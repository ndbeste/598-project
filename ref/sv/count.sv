==> flow/design.v <==
module count(
   input  logic clk,
   input  logic rst,
   output logic [15:0] count);
always_ff @(posedge clk) begin
    priority case(1'b1)
       ~rst: begin
          count <= 16'hFFFF;
       end
       1'b1: begin
          count <= count + 1'b1;
     end
   endcase
end
endmodule
Reports on count
What the tools print for count, step after step. Line numbers count from 1 in the design file above. Cell names lack the library's common part. A cell with -- has no value.

Top module: count. Clock: clk. Library: sky130hd. Timing corner: tt_025C_1v80.

Word level
Source: Yosys, flattened and elaborated, memories not mapped. Widths are those after wreduce; folded enables and synchronous resets count as part of the registers. Registers that Yosys merges into a memory's read port (data or address) are not register bits. Print and check cells do not count. Equal cells are merged and count once.

Add/subtract/negate cells: 1. For multipliers the number is 0. Div/mod/pow operators: 0. The entry for order comparisons reads 0. The figure for eq/ne operators is 0. Shift operators: 0. The figure for muxes and demuxes is 0. Under bitwise gates (word level) stands 0. Reduce/logical cells: 0.

Operators by type and width (number): adder 16 x 1 -> 16 bit with constant B (1).

Register bits: 16. For latch bits the number is 0. For bits in writable memories the number is 0. The figure for ROM bits is 0. Under word width x clocked read ports stands 0. Under memory cells stands 0. For input port bits the number is 2. For output and inout port bits the number is 16. Under cells after elaboration stands 2.

Longest topological paths
Depth = most cells in a row (Yosys ltp): at word level without a register or memory, in the mapped netlist without a sequential cell, where the memories' decode and read muxes count.

The figure for depth after elaboration is 1. For ABC_AREA the number is 0. Depth in mapped cells: 5. The entry for depth with buffers taken out reads 5.

Netlist
The flow's flattened synthesis, as Yosys stat reports it; memories are mapped. The netlist is that of the ABC_AREA named above (0 if unset); the other value can give another one.

Mapped cells: 75. Under chip area (Yosys) stands 670.6 µm². The figure for sequential area is 320.3 µm². The figure for flip-flops is 16. Buffer cells: 1.

Cell types: dfxtp_1 (number 16, total area 320.307 µm²); xnor2_1 (number 8, total area 70.067 µm²); nand2_1 (number 15, total area 56.304 µm²); nand3_1 (number 9, total area 45.043 µm²); xor2_1 (number 3, total area 26.275 µm²); nand4_4 (number 1, total area 21.27 µm²); nor3_1 (number 4, total area 20.019 µm²); nor4_1 (number 3, total area 18.768 µm²); ha_1 (number 1, total area 12.512 µm²); nand4_1 (number 2, total area 12.512 µm²); inv_1 (number 3, total area 11.261 µm²); o21ai_0 (number 2, total area 10.01 µm²); a21o_1 (number 1, total area 7.507 µm²); and3_2 (number 1, total area 7.507 µm²); nor2_1 (number 2, total area 7.507 µm²); or3_2 (number 1, total area 7.507 µm²); a31oi_1 (number 1, total area 6.256 µm²); nand2b_1 (number 1, total area 6.256 µm²); clkbuf_1 (number 1, total area 3.754 µm²).

Worst setup path after synthesis
Path of least setup slack by OpenSTA after synthesis, without wires, with an ideal clock, recovery checks aside; 20% of the period is set as input and as output delay. Where synthesis merged equal registers, the netlist keeps one of their names.

Kind: register to register. Start point: reg count[0]. End point: reg count[12]. The entry for period reads 1.31 ns. Setup time: 0.129 ns. The entry for launch time at the first pin reads 0.000 ns. Data arrival time: 1.256 ns. The figure for required time is 1.181 ns. The entry for path slack reads -0.076 ns. The entry for delay of the path reads 1.385 ns. For driving pins on the path the number is 6. For path buffers the number is 0. Synthesis period reached: 1.386 ns.

"delay of the path" = arrival - input delay + setup time. "driving pins on the path" counts driving pins, that of a launching flip-flop among them; a cell with two outputs on the path counts twice. "synthesis period reached" = period - worst setup slack (recovery checks aside). The figure is calculated, with input and output delays left at 20% of the set period. Between the ends stands the longest chain of elaborated cells between them, by number of cells; it is not shown to be the way that was timed. Of several equally long chains one is given. A line is the first line of the expression or statement that the cell stems from. Yosys adds cells for indexed reads and writes and turns some case tables into memories.

Path through: dfxtp_1 ha_1 nand2_1 nor4_1 xnor2_1 nand2_1. Length of the longest elaborated chain: 1. The entry for elaborated cells between the ends (all ways) reads 1. The entry for source lines of those cells reads 1. Those cells by class: 1 x add/sub.

RTL lines, path after synthesis: from (decl) (RTL line 4) `output logic [15:0] count);`; from (assign) (RTL line 8) `count <= 16'hFFFF;`; from (assign) (RTL line 11) `count <= count + 1'b1;`; adder 16 x 1 -> 16 bit (RTL line 11); to (assign) (RTL line 8); to (assign) (RTL line 11); to (decl) (RTL line 4).

Worst path after layout
From the final timing report of entry A: the path of least setup slack in the routed layout; clock arrival at registers is part of the times.

Kind: register to register. Start point: reg count[3]. End point: reg count[13]. The entry for period reads 1.26 ns. Setup time: 0.10 ns. The entry for launch time at the first pin reads 0.25 ns. Data arrival time: 1.38 ns. The figure for required time is 1.41 ns. The entry for path slack reads 0.03 ns. For driving pins on the path the number is 5. For path buffers the number is 0.

Between the ends stands the longest chain of elaborated cells between them, by number of cells; it is not shown to be the way that was timed. Of several equally long chains one is given.

Path through: dfxtp_4 nand4_4 nor4_4 xnor2_1 nand2_1. Length of the longest elaborated chain: 1. The entry for elaborated cells between the ends (all ways) reads 1. The entry for source lines of those cells reads 1. Those cells by class: 1 x add/sub.

RTL lines, path after layout: from (decl) (RTL line 4) `output logic [15:0] count);`; from (assign) (RTL line 8) `count <= 16'hFFFF;`; from (assign) (RTL line 11) `count <= count + 1'b1;`; adder 16 x 1 -> 16 bit (RTL line 11); to (assign) (RTL line 8); to (assign) (RTL line 11); to (decl) (RTL line 4).

Record of 2 stored runs of the RTL-to-layout flow on count, platform sky130hd. The runs are unordered. Constraints: input delay and output delay 20% of the set period each, output load 0.01 pF. "period reached" is the run's clock period less its worst setup slack. It is reckoned from that one timing run; input and output delays stay at 20% of the period that was set. By "time used up by the worst setup path" is meant the share of the clock period that the worst setup path is allowed (20% is reserved at inputs, 20% at outputs), minus its slack. Clock arrival times at its registers enter into it. "total power after layout": no workload was simulated; the value follows from the tool's default switching activity.

Files of entry A:
==> flow/run.sh <==
#!/bin/bash
# the make line also repeats the synthesis and layout settings of config.mk as NAME=value (left out here)
make -C /OpenROAD-flow-scripts/flow DESIGN_CONFIG=/design/flow/config.mk WORK_HOME=/design/flow/orfs CLKGATE_MAP_FILE= finish
==> flow/config.mk <==
export PLATFORM = sky130hd
export DESIGN_NAME = count
export DESIGN_NICKNAME = count
export VERILOG_FILES = /design/flow/design.v
export SDC_FILE = /design/flow/constraint.sdc
export NUM_CORES = 4
export LEC_CHECK = 0
export CAP_MARGIN = 20
export CORE_ASPECT_RATIO = 1.34
export CORE_MARGIN = 10
export CORE_UTILIZATION = 16
export CTS_CLUSTER_SIZE = 27
export GPL_ROUTABILITY_DRIVEN = 0
export HOLD_SLACK_MARGIN = 0.05
export PLACE_DENSITY_LB_ADDON = 0.06
export SETUP_SLACK_MARGIN = 0.28
export SLEW_MARGIN = 5
==> flow/constraint.sdc <==
create_clock -name core_clock -period 1.26 [get_ports {clk}]
set_input_delay 0.2520 -clock core_clock [delete_from_list [all_inputs] [get_ports {clk}]]
set_output_delay 0.2520 -clock core_clock [all_outputs]
set_load 0.01 [all_outputs]

Results of entry A. For the utilization of the finished layout the run shows 0.376. The time used up by the worst setup path reads 1.23 ns. Type of the worst setup path: register to register. The period reached reads 1.230 ns. For the die footprint the run shows 7209.2 µm². For the setup slack of the worst path the run shows 0.030 ns. For the total power after layout the run shows 3.350 mW. For the sum of negative setup slack the run shows 0.000 ns. The area of the standard cells in the finished layout reads 1535.2 µm². For the worst hold slack in the final report the run shows 0.486 ns. For the synthesis area the run shows 670.6 µm².

Files of entry B:
==> flow/run.sh <==
#!/bin/bash
# the make line also repeats the synthesis and layout settings of config.mk as NAME=value (left out here)
make -C /OpenROAD-flow-scripts/flow DESIGN_CONFIG=/design/flow/config.mk WORK_HOME=/design/flow/orfs CLKGATE_MAP_FILE= finish
==> flow/config.mk <==
export PLATFORM = sky130hd
export DESIGN_NAME = count
export DESIGN_NICKNAME = count
export VERILOG_FILES = /design/flow/design.v
export SDC_FILE = /design/flow/constraint.sdc
export NUM_CORES = 4
export LEC_CHECK = 0
export CAP_MARGIN = 40
export CELL_PAD_IN_SITES_GLOBAL_PLACEMENT = 1
export CORE_ASPECT_RATIO = 0.96
export CORE_MARGIN = 2
export CORE_UTILIZATION = 60
export GPL_ROUTABILITY_DRIVEN = 1
export MAX_ROUTING_LAYER = met5
export MIN_ROUTING_LAYER = met1
export PLACE_DENSITY = 0.65
export SLEW_MARGIN = 20
export TNS_END_PERCENT = 5
==> flow/constraint.sdc <==
create_clock -name core_clock -period 3.15 [get_ports {clk}]
set_input_delay 0.6300 -clock core_clock [delete_from_list [all_inputs] [get_ports {clk}]]
set_output_delay 0.6300 -clock core_clock [all_outputs]
set_load 0.01 [all_outputs]

Outcome of entry B: did not finish, placement stopped with GPL-0301.
